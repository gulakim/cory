==> flow/design.v <==
module cory_arb2 # (
    parameter   N       = 8,                     
    parameter   ROUND   = 1,                     
    parameter   Q       = 0
) (
    input           clk,
    input           i_a0_v,
    input   [N-1:0] i_a0_d,
    output          o_a0_r,
    input           i_a1_v,
    input   [N-1:0] i_a1_d,
    output          o_a1_r,
    output          o_z_v,
    output  [N-1:0] o_z_d,
    output          o_z_s,
    input           i_z_r,
    input           reset_n
);
wire            int_v;
wire    [N-1:0] int_d;
wire            int_s;
wire            int_r;
wire    slave_accept    = int_v & int_r;
wire    a0_v_ex = i_a0_v & (!i_a1_v);
wire    a1_v_ex = (!i_a0_v) & i_a1_v;
wire            sel;
reg             pri;
wire    pri_sel;
generate
begin : g_pri_sel
    case (ROUND)
    1:  assign  pri_sel    = sel + 1;
    0:  assign  pri_sel    = 0;
    endcase
end
endgenerate
always @(posedge clk or negedge reset_n)
    if (!reset_n)
        pri <= 0;
    else
        casex ({a1_v_ex, a0_v_ex, slave_accept})
        3'b010: pri <= 0;
        3'b100: pri <= 1;
        3'bxx1: pri <= pri_sel;
        endcase
assign  sel     = a0_v_ex ? 0 :
                  a1_v_ex ? 1 : pri;
assign  int_s   = sel;
cory_mux2 #(.N(N)) u_mux2 (
    .clk        (clk),
    .i_a0_v     (i_a0_v),
    .i_a0_d     (i_a0_d),
    .o_a0_r     (o_a0_r),
    .i_a1_v     (i_a1_v),
    .i_a1_d     (i_a1_d),
    .o_a1_r     (o_a1_r),
    .i_s_v      (1'b1),
    .i_s_d      (sel),
    .o_s_r      (),
    .o_z_v      (int_v),
    .o_z_d      (int_d),
    .i_z_r      (int_r),
    .reset_n    (reset_n)
);
cory_queue #(.N(1+N), .Q(Q)) u_queue (
    .clk        (clk),
    .i_a_v      (int_v),
    .i_a_d      ({int_s, int_d}),
    .o_a_r      (int_r),
    .o_z_v      (o_z_v),
    .o_z_d      ({o_z_s, o_z_d}),
    .i_z_r      (i_z_r),
    .reset_n    (reset_n)
);
endmodule
module cory_arb4 # (
    parameter   N       = 8,                     
    parameter   ROUND   = 1,                     
    parameter   Q       = 0
) (
    input           clk,
    input           i_a0_v,
    input   [N-1:0] i_a0_d,
    output          o_a0_r,
    input           i_a1_v,
    input   [N-1:0] i_a1_d,
    output          o_a1_r,
    input           i_a2_v,
    input   [N-1:0] i_a2_d,
    output          o_a2_r,
    input           i_a3_v,
    input   [N-1:0] i_a3_d,
    output          o_a3_r,
    output          o_z_v,
    output  [N-1:0] o_z_d,
    output  [1:0]   o_z_s,
    input           i_z_r,
    input           reset_n
);
wire            a01_v;
wire    [N-1:0] a01_d;
wire            a01_r;
wire            a01_s;
cory_arb2 #(.N(N), .ROUND(ROUND), .Q(Q)) u_arb01 (
    .clk        (clk),
    .i_a0_v     (i_a0_v),
    .i_a0_d     (i_a0_d),
    .o_a0_r     (o_a0_r),
    .i_a1_v     (i_a1_v),
    .i_a1_d     (i_a1_d),
    .o_a1_r     (o_a1_r),
    .o_z_v      (a01_v),
    .o_z_d      (a01_d),
    .o_z_s      (a01_s),
    .i_z_r      (a01_r),
    .reset_n    (reset_n)
);
wire            a23_v;
wire    [N-1:0] a23_d;
wire            a23_r;
wire            a23_s;
cory_arb2 #(.N(N), .ROUND(1), .Q(Q)) u_arb23 (          
    .clk        (clk),
    .i_a0_v     (i_a2_v),
    .i_a0_d     (i_a2_d),
    .o_a0_r     (o_a2_r),
    .i_a1_v     (i_a3_v),
    .i_a1_d     (i_a3_d),
    .o_a1_r     (o_a3_r),
    .o_z_v      (a23_v),
    .o_z_d      (a23_d),
    .o_z_s      (a23_s),
    .i_z_r      (a23_r),
    .reset_n    (reset_n)
);
wire    z_s1;
cory_arb2 #(.N(N), .ROUND(ROUND), .Q(Q)) u_arb (
    .clk        (clk),
    .i_a0_v     (a01_v),
    .i_a0_d     (a01_d),
    .o_a0_r     (a01_r),
    .i_a1_v     (a23_v),
    .i_a1_d     (a23_d),
    .o_a1_r     (a23_r),
    .o_z_v      (o_z_v),
    .o_z_d      (o_z_d),
    .o_z_s      (z_s1),
    .i_z_r      (i_z_r),
    .reset_n    (reset_n)
);
assign  o_z_s   = z_s1 ? {z_s1, a23_s} : {z_s1, a01_s};
endmodule
module cory_arb8 # (
    parameter   N       = 8,                     
    parameter   ROUND   = 1,                     
    parameter   Q       = 0
) (
    input           clk,
    input           i_a0_v,
    input   [N-1:0] i_a0_d,
    output          o_a0_r,
    input           i_a1_v,
    input   [N-1:0] i_a1_d,
    output          o_a1_r,
    input           i_a2_v,
    input   [N-1:0] i_a2_d,
    output          o_a2_r,
    input           i_a3_v,
    input   [N-1:0] i_a3_d,
    output          o_a3_r,
    input           i_a4_v,
    input   [N-1:0] i_a4_d,
    output          o_a4_r,
    input           i_a5_v,
    input   [N-1:0] i_a5_d,
    output          o_a5_r,
    input           i_a6_v,
    input   [N-1:0] i_a6_d,
    output          o_a6_r,
    input           i_a7_v,
    input   [N-1:0] i_a7_d,
    output          o_a7_r,
    output          o_z_v,
    output  [N-1:0] o_z_d,
    output  [2:0]   o_z_s,
    input           i_z_r,
    input           reset_n
);
wire            x_v;
wire    [N-1:0] x_d;
wire            x_r;
wire    [1:0]   x_s;
cory_arb4 #(.N(N), .ROUND(ROUND), .Q(Q)) u_arb_low (
    .clk        (clk),
    .i_a0_v     (i_a0_v),
    .i_a0_d     (i_a0_d),
    .o_a0_r     (o_a0_r),
    .i_a1_v     (i_a1_v),
    .i_a1_d     (i_a1_d),
    .o_a1_r     (o_a1_r),
    .i_a2_v     (i_a2_v),
    .i_a2_d     (i_a2_d),
    .o_a2_r     (o_a2_r),
    .i_a3_v     (i_a3_v),
    .i_a3_d     (i_a3_d),
    .o_a3_r     (o_a3_r),
    .o_z_v      (x_v),
    .o_z_d      (x_d),
    .o_z_s      (x_s),
    .i_z_r      (x_r),
    .reset_n    (reset_n)
);
wire            y_v;
wire    [N-1:0] y_d;
wire            y_r;
wire    [1:0]   y_s;
cory_arb4 #(.N(N), .ROUND(1), .Q(Q)) u_arb_high (
    .clk        (clk),
    .i_a0_v     (i_a4_v),
    .i_a0_d     (i_a4_d),
    .o_a0_r     (o_a4_r),
    .i_a1_v     (i_a5_v),
    .i_a1_d     (i_a5_d),
    .o_a1_r     (o_a5_r),
    .i_a2_v     (i_a6_v),
    .i_a2_d     (i_a6_d),
    .o_a2_r     (o_a6_r),
    .i_a3_v     (i_a7_v),
    .i_a3_d     (i_a7_d),
    .o_a3_r     (o_a7_r),
    .o_z_v      (y_v),
    .o_z_d      (y_d),
    .o_z_s      (y_s),
    .i_z_r      (y_r),
    .reset_n    (reset_n)
);
wire    z_s1;
cory_arb2 #(.N(N), .ROUND(ROUND), .Q(Q)) u_arb (
    .clk        (clk),
    .i_a0_v     (x_v),
    .i_a0_d     (x_d),
    .o_a0_r     (x_r),
    .i_a1_v     (y_v),
    .i_a1_d     (y_d),
    .o_a1_r     (y_r),
    .o_z_v      (o_z_v),
    .o_z_d      (o_z_d),
    .o_z_s      (z_s1),
    .i_z_r      (i_z_r),
    .reset_n    (reset_n)
);
assign  o_z_s   = z_s1 ? {z_s1, y_s} : {z_s1, x_s};
endmodule
module cory_mux2 # (
    parameter   N   = 8,                         
    parameter   Q   = 0
) (
    input           clk,
    input           i_a0_v,
    input   [N-1:0] i_a0_d,
    output          o_a0_r,
    input           i_a1_v,
    input   [N-1:0] i_a1_d,
    output          o_a1_r,
    input           i_s_v,
    input           i_s_d,
    output          o_s_r,
    output          o_z_v,
    output  [N-1:0] o_z_d,
    input           i_z_r,
    input           reset_n
);
wire            int_v;
wire    [N-1:0] int_d;
wire            int_r;
wire            sel;
assign  sel     = i_s_d;
assign  o_s_r   = int_r;
assign  int_v   = sel == 0 ? i_a0_v && i_s_v :
                  sel == 1 ? i_a1_v && i_s_v : 0;
assign  int_d   = sel == 0 ? i_a0_d :
                  sel == 1 ? i_a1_d : 0;
assign  o_a0_r  = sel == 0 ? int_r : 0;
assign  o_a1_r  = sel == 1 ? int_r : 0;
cory_queue #(.N(N), .Q(Q)) u_queue (
    .clk        (clk),
    .i_a_v      (int_v),
    .i_a_d      (int_d),
    .o_a_r      (int_r),
    .o_z_v      (o_z_v),
    .o_z_d      (o_z_d),
    .i_z_r      (i_z_r),
    .reset_n    (reset_n)
);
endmodule
module cory_queue # (
    parameter   N   = 8,
    parameter   Q   = 2
) (
    input           clk,
    input           i_a_v,
    input   [N-1:0] i_a_d,
    output          o_a_r,
    output          o_z_v,
    output  [N-1:0] o_z_d,
    input           i_z_r,
    input           reset_n
);
generate
begin : g_queue
    case (Q)
    0: begin
        assign  o_z_v   = i_a_v;
        assign  o_z_d   = i_a_d;
        assign  o_a_r   = i_z_r;
    end
    1:
        cory_flop #(.N(N)) u_queue (
            .clk            (clk),
            .i_a_v          (i_a_v),
            .i_a_d          (i_a_d),
            .o_a_r          (o_a_r),
            .o_z_v          (o_z_v),
            .o_z_d          (o_z_d),
            .i_z_r          (i_z_r),
            .reset_n        (reset_n)
        );
    default:
        cory_queue_cnt #(.N(N), .Q(Q)) u_queue (
            .clk            (clk),
            .i_a_v          (i_a_v),
            .i_a_d          (i_a_d),
            .o_a_r          (o_a_r),
            .o_z_v          (o_z_v),
            .o_z_d          (o_z_d),
            .i_z_r          (i_z_r),
            .o_z_cnt        (),
            .reset_n        (reset_n)
        );
    endcase
end
endgenerate
endmodule
module cory_queue_cnt # (
    parameter   N   = 8,
    parameter   Q   = 2,
    parameter   MQ  =  (Q <= 2) ? 1 :
		               (Q <= 4) ? 2 :
		               (Q <= 8) ? 3 :
		               (Q <= 16) ? 4 :
		               (Q <= 32) ? 5 :
		               (Q <= 64) ? 6 :
		               (Q <= 128) ? 7 :
		               (Q <= 256) ? 8 :
		               (Q <= 512) ? 9 :
		               (Q <= 1024) ? 10 :
		               (Q <= 2048) ? 11 :
		               (Q <= 4096) ? 12 :
		               (Q <= 8192) ? 13 :
		               (Q <= 16384) ? 14 :
		               (Q <= 32768) ? 15 :
		               (Q <= 65536) ? 16 : 1'bx
) (
    input           clk,
    input           i_a_v,
    input   [N-1:0] i_a_d,
    output          o_a_r,
    output  [N-1:0] o_z_d,
    output          o_z_v,
    input           i_z_r,
    output  [MQ:0]  o_z_cnt,
    input           reset_n
);
wire    a_vr       = i_a_v & o_a_r;
wire    z_vr       = o_z_v & i_z_r;
reg     [N-1:0]     queue [0:Q-1];
reg     [MQ:0]      queue_cnt;
reg     [MQ-1:0]    queue_rptr;
reg     [MQ-1:0]    queue_wptr;
wire    queue_full  = queue_cnt == Q;
wire    queue_empty = queue_cnt == 0;
assign  o_z_cnt     = queue_cnt;
always @(posedge clk or negedge reset_n) begin : q
    integer i;
    if (!reset_n) begin
        for (i=0; i<Q; i=i+1)
            queue[i]    <= 0;
        queue_wptr  <= 0;
        queue_cnt   <= 0;
        queue_rptr  <= 0;
    end
    else begin
        if (a_vr) begin
            queue[queue_wptr]   <= i_a_d;
            if (queue_wptr == Q-1)
                queue_wptr  <= 0;
            else
                queue_wptr  <= queue_wptr + 1;
        end
        if (z_vr) begin
            if (queue_rptr == Q-1)
                queue_rptr  <= 0;
            else
                queue_rptr  <= queue_rptr + 1;
        end
        case ({a_vr, z_vr})
            2'b10:  queue_cnt   <= queue_cnt + 1;
            2'b01:  queue_cnt   <= queue_cnt - 1;
        endcase
    end
end
wire      a_busy    = queue_full;                
    assign  o_a_r   = (!a_busy);
assign  o_z_v   = !queue_empty;
assign  o_z_d    = queue[queue_rptr];
endmodule
Reports on cory_arb8
The steps from the RTL of cory_arb8 to its reports follow in flow order.
Lines are those of the file above, counted from 1.
Library cell names are shortened.
{"block": "inputs", "top": "cory_arb8", "clock_port": "clk", "cell_library": "sky130hd", "corner": "tt_025C_1v80"}

After elaboration
Counts by Yosys on the flattened word-level netlist (proc, flatten, opt, wreduce; memories kept). Register bits leave out memories and registers merged into their read ports (data or address). Print and check cells are left out. Cells with the same type and inputs are merged into one.
{"block": "bits", "reg_bits": 7, "in_bits": 75, "elab_cells": 122}
{"block": "op_classes", "addsub": 7, "equal": 14, "n_mux": 52, "n_logic": 21, "reduce_logical": 21}
{"block": "op_table", "operator": "8-bit two-way mux", "n": 7}
{"block": "op_table", "operator": "1-bit two-way mux", "n": 35}
{"block": "op_table", "operator": "1-bit bitwise AND", "n": 21}
{"block": "op_table", "operator": "3-bit by 2-bit equality test with 1-bit output (second input constant)", "n": 7}
{"block": "op_table", "operator": "3-bit equality test (second input constant)", "n": 7}
{"block": "op_table", "operator": "3-bit nonzero test", "n": 7}
{"block": "op_table", "operator": "1-bit case mux with 3-bit select", "n": 7}
{"block": "op_table", "operator": "1-bit logical NOT", "n": 14}
{"block": "op_table", "operator": "1-bit adder (second input constant)", "n": 7}
{"block": "op_table", "operator": "2-bit two-way mux", "n": 2}
{"block": "op_table", "operator": "3-bit two-way mux", "n": 1}

Depth
Longest topological path by Yosys (ltp), each cell counted once; first at word level (registers and memories cut), then after technology mapping (sequential cells cut; the memories' decode and read muxes count).
{"block": "depth", "depth_word": 19, "ABC_AREA": 0, "depth_mapped": 6, "depth_no_buf": 5}

Netlist
Source: synth_stat.txt of the flow (Yosys; design flattened, memories mapped). It holds for the ABC_AREA given above (unset counts as 0); a run with the other value may have another netlist.
Totals and module areas in this step are rounded.
{"block": "synth_totals", "cell_count": 146, "area_um2": 1220, "seq_area_um2": 175, "ffs": 7, "buf_cells": 8}
{"block": "by_type", "type": "mux2i_1", "n": 50, "type_area_um2": 500.48}
{"block": "by_type", "type": "dfrtp_1", "n": 7, "type_area_um2": 175.168}
{"block": "by_type", "type": "mux2_2", "n": 8, "type_area_um2": 90.086}
{"block": "by_type", "type": "nor2_1", "n": 15, "type_area_um2": 56.304}
{"block": "by_type", "type": "o21ai_0", "n": 8, "type_area_um2": 40.038}
{"block": "by_type", "type": "a21oi_1", "n": 7, "type_area_um2": 35.034}
{"block": "by_type", "type": "nand2_1", "n": 9, "type_area_um2": 33.782}
{"block": "by_type", "type": "nor3_1", "n": 4, "type_area_um2": 20.019}
{"block": "by_type", "type": "nand2b_1", "n": 3, "type_area_um2": 18.768}
{"block": "by_type", "type": "buf_2", "n": 3, "type_area_um2": 15.014}
{"block": "by_type", "type": "clkbuf_1", "n": 4, "type_area_um2": 15.014}
{"block": "by_type", "type": "nor3b_1", "n": 2, "type_area_um2": 15.014}
{"block": "by_type", "type": "o31ai_1", "n": 2, "type_area_um2": 15.014}
{"block": "by_type", "type": "maj3_4", "n": 1, "type_area_um2": 13.763}
{"block": "by_type", "type": "and3_1", "n": 2, "type_area_um2": 12.512}
{"block": "by_type", "type": "nor2b_1", "n": 2, "type_area_um2": 12.512}
{"block": "by_type", "type": "nor4_2", "n": 1, "type_area_um2": 12.512}
{"block": "by_type", "type": "inv_1", "n": 3, "type_area_um2": 11.261}
Not listed: further types 15, cells in them 15.
The figures by module come from a second, unflattened synthesis with its own total; it is not the netlist above.
{"block": "unflattened", "cells_unflattened": 287, "area_unflattened_um2": 2720}
Rows give one instance, submodules left out.
{"block": "by_module", "mod": "cory_mux2 #(N=8)", "instances": 7, "cells": 13, "mod_area_um2": 164}
{"block": "by_module", "mod": "cory_queue", "instances": 7, "cells": 11, "mod_area_um2": 82.6}
{"block": "by_module", "mod": "cory_queue", "instances": 7, "cells": 10, "mod_area_um2": 75.1}
{"block": "by_module", "mod": "cory_arb2", "instances": 7, "cells": 6, "mod_area_um2": 56.3}
{"block": "by_module", "mod": "cory_arb4", "instances": 2, "cells": 2, "mod_area_um2": 22.5}
{"block": "by_module", "mod": "cory_arb8", "instances": 1, "cells": 3, "mod_area_um2": 30.0}

Worst setup path after synthesis
Path of least setup slack by OpenSTA after synthesis, without wires, with an ideal clock, recovery checks aside; 20% of the period is set as input and as output delay. Where synthesis merged equal registers, the netlist keeps one of their names.
{"block": "synth_timing", "kind": "input port to output port", "startpoint": "input i_a7_v", "endpoint": "output o_a0_r", "period_ps": 2430, "out_delay_ps": 486, "t_first_pin_ps": 486, "arrival_time_ps": 1993, "path_slack_ps": -49, "path_delay_ps": 1507, "path_stages": 4, "period_less_setup_slack_ps": 2479}
"path_delay_ps" is the arrival time less input delay plus setup time.
At an output port there is no setup time.
"path_stages": output pins that drive a net of the path, with the launching flip-flop's if there is one; two outputs of one cell count as two.
"period_less_setup_slack_ps" = period - worst setup slack (recovery checks aside). The figure is calculated, with input and output delays left at 20% of the set period.
Between the ends stands the longest chain of elaborated cells between them, by number of cells; it is not shown to be the way that was timed. Of several equally long chains one is given.
A line is the first line of the expression or statement that the cell stems from. Yosys adds cells for indexed reads and writes and turns some case tables into memories.
{"block": "synth_via", "cell_sequence": "or4_4 -> maj3_4 -> or3b_4 -> nor2_1", "elab_chain_cells": 14}
{"block": "synth_rtl", "element": "start: declaration", "line": 180, "rtl": "input           i_a7_v,"}
{"block": "synth_rtl", "element": "1-bit bitwise AND", "line": 25, "rtl": "wire    a1_v_ex = (!i_a0_v) & i_a1_v;"}
{"block": "synth_rtl", "element": "1-bit two-way mux", "line": 47, "rtl": "a1_v_ex ? 1 : pri;"}
{"block": "synth_rtl", "element": "1-bit two-way mux", "line": 46, "rtl": "assign  sel     = a0_v_ex ? 0 :"}
{"block": "synth_rtl", "element": "1-bit two-way mux", "line": 279, "rtl": "assign  int_v   = sel == 0 ? i_a0_v && i_s_v :"}
{"block": "synth_rtl", "element": "1-bit bitwise AND", "line": 25}
{"block": "synth_rtl", "element": "1-bit two-way mux", "line": 47}
{"block": "synth_rtl", "element": "1-bit two-way mux", "line": 46}
{"block": "synth_rtl", "element": "1-bit two-way mux", "line": 279}
{"block": "synth_rtl", "element": "1-bit bitwise AND", "line": 25}
{"block": "synth_rtl", "element": "1-bit two-way mux", "line": 47}
{"block": "synth_rtl", "element": "1-bit two-way mux", "line": 46}
{"block": "synth_rtl", "element": "1-bit two-way mux x3", "line": 283, "rtl": "assign  o_a0_r  = sel == 0 ? int_r : 0;"}
{"block": "synth_rtl", "element": "end: declaration", "line": 161, "rtl": "output          o_a0_r,"}

FLOW RESULTS
============

cory_arb8: 2 stored runs of the Yosys and OpenROAD flow on sky130hd. The settings differ; the order carries no meaning. The constraints put input and output delay at 20% of the set period each and load the outputs with 0.01 pF.

{"run": "flow run 1", "settings": { "period_ns": 1.58, "CORE_UTILIZATION": 38, "SETUP_SLACK_MARGIN": 0.2, "PLACE_DENSITY": 0.52, "CORE_ASPECT_RATIO": 0.61, "CELL_PAD_IN_SITES_DETAIL_PLACEMENT": 2, "ABC_AREA": 0, "CTS_CLUSTER_DIAMETER": 282, "SLEW_MARGIN": 15, "MIN_ROUTING_LAYER": "met1", "CAP_MARGIN": 20, "CORE_MARGIN": 2 }, "outcome": "no results, placement failed with a tool error"}
{"run": "flow run 2", "settings": { "period_ns": 3.02, "CORE_UTILIZATION": 47, "PLACE_DENSITY_LB_ADDON": 0.17, "CORE_ASPECT_RATIO": 0.83, "CORE_MARGIN": 9, "CELL_PAD_IN_SITES_GLOBAL_PLACEMENT": 2, "TNS_END_PERCENT": 75, "GPL_TIMING_DRIVEN": 0, "MIN_ROUTING_LAYER": "met1", "MAX_ROUTING_LAYER": "met5", "CAP_MARGIN": 20, "SLEW_MARGIN": 20 }, "outcome": "no results, placement failed with FLW-0024"}
