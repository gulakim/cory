==> flow/design.v <==
module cory_dup2 #(
    parameter   N   = 8,
    parameter   Q   = 0,
    parameter   Q0  = Q,
    parameter   Q1  = Q
) (
    input           clk,
    input           i_a_v,
    input   [N-1:0] i_a_d,
    output          o_a_r,
    output          o_z0_v,
    output  [N-1:0] o_z0_d,
    input           i_z0_r,
    output          o_z1_v,
    output  [N-1:0] o_z1_d,
    input           i_z1_r,
    input           reset_n
);
wire    [N-1:0]  op_z0   = i_a_d;
wire    [N-1:0]  op_z1   = i_a_d;
wire            int_z0_v;
wire    [N-1:0] int_z0_d;
wire            int_z0_r;
wire            int_z1_v;
wire    [N-1:0] int_z1_d;
wire            int_z1_r;
reg     op_done_d_z0;
reg     op_done_d_z1;
wire    op_ready    = i_a_v;
wire    op_done_z0  = (int_z0_v & int_z0_r) || op_done_d_z0;
wire    op_done_z1  = (int_z1_v & int_z1_r) || op_done_d_z1;
wire    op_done     = op_done_z0 & op_done_z1;
always @(posedge clk or negedge reset_n)
    if (!reset_n) begin
        op_done_d_z0 <= 0;
        op_done_d_z1 <= 0;
    end
    else
        case ({op_done_z0, op_done_z1})
            2'b10:  op_done_d_z0 <= 1;
            2'b01:  op_done_d_z1 <= 1;
            2'b11:  {op_done_d_z0, op_done_d_z1}  <= 0;
        endcase
assign  int_z0_v  = op_ready && (!op_done_d_z0);
assign  int_z0_d  = op_z0;
assign  int_z1_v  = op_ready && (!op_done_d_z1);
assign  int_z1_d  = op_z1;
assign  o_a_r   = op_done;
cory_queue #(.N(N), .Q(Q0)) u_queue_z0 (
    .clk        (clk),
    .i_a_v      (int_z0_v),
    .i_a_d      (int_z0_d),
    .o_a_r      (int_z0_r),
    .o_z_v      (o_z0_v),
    .o_z_d      (o_z0_d),
    .i_z_r      (i_z0_r),
    .reset_n    (reset_n)
);
cory_queue #(.N(N), .Q(Q1)) u_queue_z1 (
    .clk        (clk),
    .i_a_v      (int_z1_v),
    .i_a_d      (int_z1_d),
    .o_a_r      (int_z1_r),
    .o_z_v      (o_z1_v),
    .o_z_d      (o_z1_d),
    .i_z_r      (i_z1_r),
    .reset_n    (reset_n)
);
endmodule
module cory_dup4 #(
    parameter   N   = 16,
    parameter   Q   = 0,
    parameter   Q0  = Q,
    parameter   Q1  = Q,
    parameter   Q2  = Q,
    parameter   Q3  = Q
) (
    input           clk,
    input           i_a_v,
    input   [N-1:0] i_a_d,
    output          o_a_r,
    output          o_z0_v,
    output  [N-1:0] o_z0_d,
    input           i_z0_r,
    output          o_z1_v,
    output  [N-1:0] o_z1_d,
    input           i_z1_r,
    output          o_z2_v,
    output  [N-1:0] o_z2_d,
    input           i_z2_r,
    output          o_z3_v,
    output  [N-1:0] o_z3_d,
    input           i_z3_r,
    input           reset_n
);
wire            z0_v;
wire    [N-1:0] z0_d;
wire            z0_r;
wire            z1_v;
wire    [N-1:0] z1_d;
wire            z1_r;
cory_dup2 #(.N(N)) u_dup_0 (
    .clk            (clk),
    .i_a_v          (i_a_v),
    .i_a_d          (i_a_d),
    .o_a_r          (o_a_r),
    .o_z0_v         (z0_v),
    .o_z0_d         (z0_d),
    .i_z0_r         (z0_r),
    .o_z1_v         (z1_v),
    .o_z1_d         (z1_d),
    .i_z1_r         (z1_r),
    .reset_n        (reset_n)
);
cory_dup2 #(.N(N), .Q0(Q0), .Q1(Q1)) u_dup_1 (
    .clk            (clk),
    .i_a_v          (z0_v),
    .i_a_d          (z0_d),
    .o_a_r          (z0_r),
    .o_z0_v         (o_z0_v),
    .o_z0_d         (o_z0_d),
    .i_z0_r         (i_z0_r),
    .o_z1_v         (o_z1_v),
    .o_z1_d         (o_z1_d),
    .i_z1_r         (i_z1_r),
    .reset_n        (reset_n)
);
cory_dup2 #(.N(N), .Q0(Q2), .Q1(Q3)) u_dup_2 (
    .clk            (clk),
    .i_a_v          (z1_v),
    .i_a_d          (z1_d),
    .o_a_r          (z1_r),
    .o_z0_v         (o_z2_v),
    .o_z0_d         (o_z2_d),
    .i_z0_r         (i_z2_r),
    .o_z1_v         (o_z3_v),
    .o_z1_d         (o_z3_d),
    .i_z1_r         (i_z3_r),
    .reset_n        (reset_n)
);
endmodule
module cory_dup8 #(
    parameter   N   = 16,
    parameter   Q   = 0,
    parameter   Q0  = Q,
    parameter   Q1  = Q,
    parameter   Q2  = Q,
    parameter   Q3  = Q,
    parameter   Q4  = Q,
    parameter   Q5  = Q,
    parameter   Q6  = Q,
    parameter   Q7  = Q
) (
    input           clk,
    input           i_a_v,
    input   [N-1:0] i_a_d,
    output          o_a_r,
    output          o_z0_v,
    output  [N-1:0] o_z0_d,
    input           i_z0_r,
    output          o_z1_v,
    output  [N-1:0] o_z1_d,
    input           i_z1_r,
    output          o_z2_v,
    output  [N-1:0] o_z2_d,
    input           i_z2_r,
    output          o_z3_v,
    output  [N-1:0] o_z3_d,
    input           i_z3_r,
    output          o_z4_v,
    output  [N-1:0] o_z4_d,
    input           i_z4_r,
    output          o_z5_v,
    output  [N-1:0] o_z5_d,
    input           i_z5_r,
    output          o_z6_v,
    output  [N-1:0] o_z6_d,
    input           i_z6_r,
    output          o_z7_v,
    output  [N-1:0] o_z7_d,
    input           i_z7_r,
    input           reset_n
);
wire            z0_v;
wire    [N-1:0] z0_d;
wire            z0_r;
wire            z1_v;
wire    [N-1:0] z1_d;
wire            z1_r;
cory_dup2 #(.N(N)) u_dup_0 (
    .clk            (clk),
    .i_a_v          (i_a_v),
    .i_a_d          (i_a_d),
    .o_a_r          (o_a_r),
    .o_z0_v         (z0_v),
    .o_z0_d         (z0_d),
    .i_z0_r         (z0_r),
    .o_z1_v         (z1_v),
    .o_z1_d         (z1_d),
    .i_z1_r         (z1_r),
    .reset_n        (reset_n)
);
cory_dup4 #(.N(N), .Q0(Q0), .Q1(Q1), .Q2(Q2), .Q3(Q3)) u_dup_1 (
    .clk            (clk),
    .i_a_v          (z0_v),
    .i_a_d          (z0_d),
    .o_a_r          (z0_r),
    .o_z0_v         (o_z0_v),
    .o_z0_d         (o_z0_d),
    .i_z0_r         (i_z0_r),
    .o_z1_v         (o_z1_v),
    .o_z1_d         (o_z1_d),
    .i_z1_r         (i_z1_r),
    .o_z2_v         (o_z2_v),
    .o_z2_d         (o_z2_d),
    .i_z2_r         (i_z2_r),
    .o_z3_v         (o_z3_v),
    .o_z3_d         (o_z3_d),
    .i_z3_r         (i_z3_r),
    .reset_n        (reset_n)
);
cory_dup4 #(.N(N), .Q0(Q4), .Q1(Q5), .Q2(Q6), .Q3(Q7)) u_dup_2 (
    .clk            (clk),
    .i_a_v          (z1_v),
    .i_a_d          (z1_d),
    .o_a_r          (z1_r),
    .o_z0_v         (o_z4_v),
    .o_z0_d         (o_z4_d),
    .i_z0_r         (i_z4_r),
    .o_z1_v         (o_z5_v),
    .o_z1_d         (o_z5_d),
    .i_z1_r         (i_z5_r),
    .o_z2_v         (o_z6_v),
    .o_z2_d         (o_z6_d),
    .i_z2_r         (i_z6_r),
    .o_z3_v         (o_z7_v),
    .o_z3_d         (o_z7_d),
    .i_z3_r         (i_z7_r),
    .reset_n        (reset_n)
);
endmodule
module cory_queue # (
    parameter   N   = 8,
    parameter   Q   = 2
) (
    input           clk,
    input           i_a_v,
    input   [N-1:0] i_a_d,
    output          o_a_r,
    output          o_z_v,
    output  [N-1:0] o_z_d,
    input           i_z_r,
    input           reset_n
);
generate
begin : g_queue
    case (Q)
    0: begin
        assign  o_z_v   = i_a_v;
        assign  o_z_d   = i_a_d;
        assign  o_a_r   = i_z_r;
    end
    1:
        cory_flop #(.N(N)) u_queue (
            .clk            (clk),
            .i_a_v          (i_a_v),
            .i_a_d          (i_a_d),
            .o_a_r          (o_a_r),
            .o_z_v          (o_z_v),
            .o_z_d          (o_z_d),
            .i_z_r          (i_z_r),
            .reset_n        (reset_n)
        );
    default:
        cory_queue_cnt #(.N(N), .Q(Q)) u_queue (
            .clk            (clk),
            .i_a_v          (i_a_v),
            .i_a_d          (i_a_d),
            .o_a_r          (o_a_r),
            .o_z_v          (o_z_v),
            .o_z_d          (o_z_d),
            .i_z_r          (i_z_r),
            .o_z_cnt        (),
            .reset_n        (reset_n)
        );
    endcase
end
endgenerate
endmodule
module cory_queue_cnt # (
    parameter   N   = 8,
    parameter   Q   = 2,
    parameter   MQ  =  (Q <= 2) ? 1 :
		               (Q <= 4) ? 2 :
		               (Q <= 8) ? 3 :
		               (Q <= 16) ? 4 :
		               (Q <= 32) ? 5 :
		               (Q <= 64) ? 6 :
		               (Q <= 128) ? 7 :
		               (Q <= 256) ? 8 :
		               (Q <= 512) ? 9 :
		               (Q <= 1024) ? 10 :
		               (Q <= 2048) ? 11 :
		               (Q <= 4096) ? 12 :
		               (Q <= 8192) ? 13 :
		               (Q <= 16384) ? 14 :
		               (Q <= 32768) ? 15 :
		               (Q <= 65536) ? 16 : 1'bx
) (
    input           clk,
    input           i_a_v,
    input   [N-1:0] i_a_d,
    output          o_a_r,
    output  [N-1:0] o_z_d,
    output          o_z_v,
    input           i_z_r,
    output  [MQ:0]  o_z_cnt,
    input           reset_n
);
wire    a_vr       = i_a_v & o_a_r;
wire    z_vr       = o_z_v & i_z_r;
reg     [N-1:0]     queue [0:Q-1];
reg     [MQ:0]      queue_cnt;
reg     [MQ-1:0]    queue_rptr;
reg     [MQ-1:0]    queue_wptr;
wire    queue_full  = queue_cnt == Q;
wire    queue_empty = queue_cnt == 0;
assign  o_z_cnt     = queue_cnt;
always @(posedge clk or negedge reset_n) begin : q
    integer i;
    if (!reset_n) begin
        for (i=0; i<Q; i=i+1)
            queue[i]    <= 0;
        queue_wptr  <= 0;
        queue_cnt   <= 0;
        queue_rptr  <= 0;
    end
    else begin
        if (a_vr) begin
            queue[queue_wptr]   <= i_a_d;
            if (queue_wptr == Q-1)
                queue_wptr  <= 0;
            else
                queue_wptr  <= queue_wptr + 1;
        end
        if (z_vr) begin
            if (queue_rptr == Q-1)
                queue_rptr  <= 0;
            else
                queue_rptr  <= queue_rptr + 1;
        end
        case ({a_vr, z_vr})
            2'b10:  queue_cnt   <= queue_cnt + 1;
            2'b01:  queue_cnt   <= queue_cnt - 1;
        endcase
    end
end
wire      a_busy    = queue_full;                
    assign  o_a_r   = (!a_busy);
assign  o_z_v   = !queue_empty;
assign  o_z_d    = queue[queue_rptr];
endmodule
# Reports on cory_dup8
# What the tools print for cory_dup8, step after step.
# Line numbers count from 1 in the design file above.
# Library cell names are shortened.
# The mark -- stands for no value.
dict set report inputs {
  design {cory_dup8}
  clock {clk}
  library {sky130hd}
  pvt_corner {tt_025C_1v80}
}

# Word level
# Yosys after proc, flatten, opt, wreduce and memory -nomap, before mapping. Memory bits, and registers merged into a memory's read port (data or address), are not among the register bits. Print and check cells are not counted. Equal cells are merged and count once.
dict set report bits {
  ff_bits 14
  input_bits 27
  output_inout_bits 137
  wordCells 126
}
dict set report classes {
  eq_ne 21
  muxes 14
  bitwise 21
  reduce_logical 56
}
# cell count
set op_table {}
lappend op_table {{2-bit equality test with constant B} 14}
lappend op_table {{2-bit nonzero test} 14}
lappend op_table {{1-bit parallel mux with 2-bit select} 14}
lappend op_table {{1-bit AND} 21}
lappend op_table {{1-bit logical AND} 14}
lappend op_table {{1-bit logical OR} 14}
lappend op_table {{1-bit zero test} 14}
lappend op_table {{2-bit by 1-bit equality test with 1-bit output with constant B} 7}

# Depth
# Depth = most cells in a row (Yosys ltp): at word level without a register or memory, in the mapped netlist without a sequential cell, where the memories' decode and read muxes count.
dict set report logic_depth {
  word_depth 14
  ABC_AREA 0
  depth_mapped 3
  mapped_depth_nobuf 3
}

# After synthesis
# The flow's flattened synthesis, as Yosys stat reports it; memories are mapped. The netlist is that of the ABC_AREA named above (0 if unset); the other value can give another one.
# The area totals of this step are shown rounded.
# type count type_area_um2
set types {}
lappend types {buf_4 128 960.922}
lappend types {dfrtp_1 14 350.336}
lappend types {nor2b_1 13 81.328}
lappend types {nor2_1 14 52.55}
lappend types {a21oi_1 10 50.048}
lappend types {a221oi_2 2 30.029}
lappend types {nor3b_1 4 30.029}
lappend types {nand2b_1 4 25.024}
lappend types {o22ai_1 4 25.024}
lappend types {o22a_1 2 17.517}
lappend types {o21a_1 2 15.014}
lappend types {nor3_1 2 10.01}
lappend types {and2b_1 1 7.507}
lappend types {and2_1 1 6.256}
dict set report synth_totals {
  cells 201
  area_um2 1662
  sequential_area_um2 350.3
  flip_flops 14
  n_buf 128
}
# By module: a second synthesis without flattening, with its own total; a netlist apart from the flattened one above.
dict set report hier_totals {
  hier_cells 329
  hier_area_um2 2592
}
# Rows give one instance, submodules left out.
# mod instances cells mod_area_um2 seq_area_um2
set modules {}
lappend modules {cory_queue 14 18 135.1 0.0}
lappend modules {cory_dup2 4 11 100.1 50.0}
lappend modules {{cory_dup2 (N=16)} 3 11 100.1 50.0}
lappend modules {cory_dup4 2 0 0.0 0.0}
lappend modules {cory_dup8 1 0 0.0 0.0}

# Worst setup path after synthesis
# OpenSTA on the mapped netlist: ideal clock, no wires. The path of least setup slack (recovery checks aside). Input and output delay are each 20% of the period. Register names are those of the netlist, which keeps one name where synthesis merged equal registers.
dict set report synth_path {
  path_kind {register to output}
  from {reg u_dup_0.op_done_d_z1}
  to {out o_a_r}
  clock_period_ns 1.5
  output_delay_ns 0.300
  t_first_pin_ns 0.000
  arrival_ns 0.933
  required_time_ns 1.200
  path_slack_ns 0.267
  path_delay_ns 0.933
  stages 4
  path_buffers 0
  period_less_setup_slack_ns 1.233
}
# "path_delay_ns" is the arrival time less input delay plus setup time.
# A path that ends at an output port has no setup time.
# "stages": output pins that drive a net of the path, with the launching flip-flop's if there is one; two outputs of one cell count as two.
# "period_less_setup_slack_ns" = period - worst setup slack (recovery checks aside). The figure is calculated, with input and output delays left at 20% of the set period.
# The rows between start and end are the longest chain of elaborated cells between them; the timing report does not say that the signal goes this way. Where chains are equally long, one stands for them.
# A line is the first line of the expression or statement that the cell stems from. Yosys adds cells for indexed reads and writes and turns some case tables into memories.
dict set report synth_between {
  path_cell_list {dfrtp_1 nor2_1 a221oi_2 and2_1}
  elab_chain_cells 13
  cells_between 26
  cone_lines 5
  cone_classes {logic (11); reduce/logical (15)}
}
# element line_no
set synth_lines {}
lappend synth_lines {{start, declared} 28} ;# reg     op_done_d_z1;
lappend synth_lines {{start, assigned} 36} ;# op_done_d_z1 <= 0;
lappend synth_lines {{start, assigned} 41} ;# 2'b01:  op_done_d_z1 <= 1;
lappend synth_lines {{1-bit zero test} 46} ;# assign  int_z1_v  = op_ready && (!op_done_d_z1);
lappend synth_lines {{1-bit logical AND} 46}
lappend synth_lines {{1-bit logical AND (2 in a row)} 44} ;# assign  int_z0_v  = op_ready && (!op_done_d_z0);
lappend synth_lines {{1-bit AND} 30} ;# wire    op_done_z0  = (int_z0_v & int_z0_r) || op_done_d_z0;
lappend synth_lines {{1-bit logical OR} 30}
lappend synth_lines {{1-bit AND} 32} ;# wire    op_done     = op_done_z0 & op_done_z1;
lappend synth_lines {{1-bit AND} 30}
lappend synth_lines {{1-bit logical OR} 30}
lappend synth_lines {{1-bit AND} 32}
lappend synth_lines {{1-bit AND} 31} ;# wire    op_done_z1  = (int_z1_v & int_z1_r) || op_done_d_z1;
lappend synth_lines {{1-bit logical OR} 31}
lappend synth_lines {{1-bit AND} 32}
lappend synth_lines {{end, declared} 157} ;# output          o_a_r,

# Path in the finished layout
# Path of least setup slack in the final report of record 1 (OpenROAD, finished layout, wires in). Where an end is a register, its clock arrival counts in the times.
dict set report layout_path {
  path_kind {register to output}
  from {reg u_dup_0.op_done_d_z1}
  to {out o_a_r}
  clock_period_ns 1.0
  output_delay_ns 0.20
  t_first_pin_ns 0.29
  arrival_ns 1.41
  required_time_ns 0.80
  path_slack_ns -0.61
  stages 5
  path_buffers 1
}
# The rows between start and end are the longest chain of elaborated cells between them; the timing report does not say that the signal goes this way. Where chains are equally long, one stands for them.
dict set report layout_between {
  path_cell_list {dfrtp_2 nor2_2 a221oi_2 and2_1 buf_2}
  elab_chain_cells 13
  cells_between 26
  cone_lines 5
  cone_classes {logic (11); reduce/logical (15)}
}
# element line_no
set layout_lines {}
lappend layout_lines {{start, declared} 28} ;# reg     op_done_d_z1;
lappend layout_lines {{start, assigned} 36} ;# op_done_d_z1 <= 0;
lappend layout_lines {{start, assigned} 41} ;# 2'b01:  op_done_d_z1 <= 1;
lappend layout_lines {{1-bit zero test} 46} ;# assign  int_z1_v  = op_ready && (!op_done_d_z1);
lappend layout_lines {{1-bit logical AND} 46}
lappend layout_lines {{1-bit logical AND (2 in a row)} 44} ;# assign  int_z0_v  = op_ready && (!op_done_d_z0);
lappend layout_lines {{1-bit AND} 30} ;# wire    op_done_z0  = (int_z0_v & int_z0_r) || op_done_d_z0;
lappend layout_lines {{1-bit logical OR} 30}
lappend layout_lines {{1-bit AND} 32} ;# wire    op_done     = op_done_z0 & op_done_z1;
lappend layout_lines {{1-bit AND} 30}
lappend layout_lines {{1-bit logical OR} 30}
lappend layout_lines {{1-bit AND} 32}
lappend layout_lines {{1-bit AND} 31} ;# wire    op_done_z1  = (int_z1_v & int_z1_r) || op_done_d_z1;
lappend layout_lines {{1-bit logical OR} 31}
lappend layout_lines {{1-bit AND} 32}
lappend layout_lines {{end, declared} 157} ;# output          o_a_r,

# Design cory_dup8 on sky130hd. What follows are 2 stored runs of the flow, each under its own settings; their order means nothing. The constraints put input and output delay at 20% of the set period each and load the outputs with 0.01 pF.
# "worstPathTime_ns" means the part of the period allowed to the worst setup path (the constraints hold back 20% at inputs and 20% at outputs) less its slack; where the path has registers, the arrival times of their clocks count too.
# The results are shown rounded.
run="record 1" settings period_ns=1.0 CORE_UTILIZATION=53 SETUP_SLACK_MARGIN=0.04 PLACE_DENSITY=0.41 CORE_MARGIN=3 CELL_PAD_IN_SITES_DETAIL_PLACEMENT=2 ABC_AREA=0 GPL_ROUTABILITY_DRIVEN=1 CTS_CLUSTER_DIAMETER=305 CAP_MARGIN=40 SLEW_MARGIN=20
run="record 1" results timing.setup.tns_ns=-7.140 post_route_util_frac=0.451 dieArea_um2=3843 worstSetupSlack_ns=-0.613 worstPathTime_ns=1.41 worstPathKind="register to output" post_synth_area_um2=1662
run="record 2" settings period_ns=1.07 CORE_UTILIZATION=29 PLACE_DENSITY_LB_ADDON=0.24 CORE_ASPECT_RATIO=1.71 CELL_PAD_IN_SITES_GLOBAL_PLACEMENT=3 CELL_PAD_IN_SITES_DETAIL_PLACEMENT=2 GPL_TIMING_DRIVEN=1 CTS_CLUSTER_SIZE=30 CAP_MARGIN=5 SLEW_MARGIN=15 CORE_MARGIN=2
run="record 2" results timing.setup.tns_ns=-5.786 post_route_util_frac=0.254 dieArea_um2=6373 worstSetupSlack_ns=-0.495 worstPathTime_ns=1.35 worstPathKind="register to output" post_synth_area_um2=1662
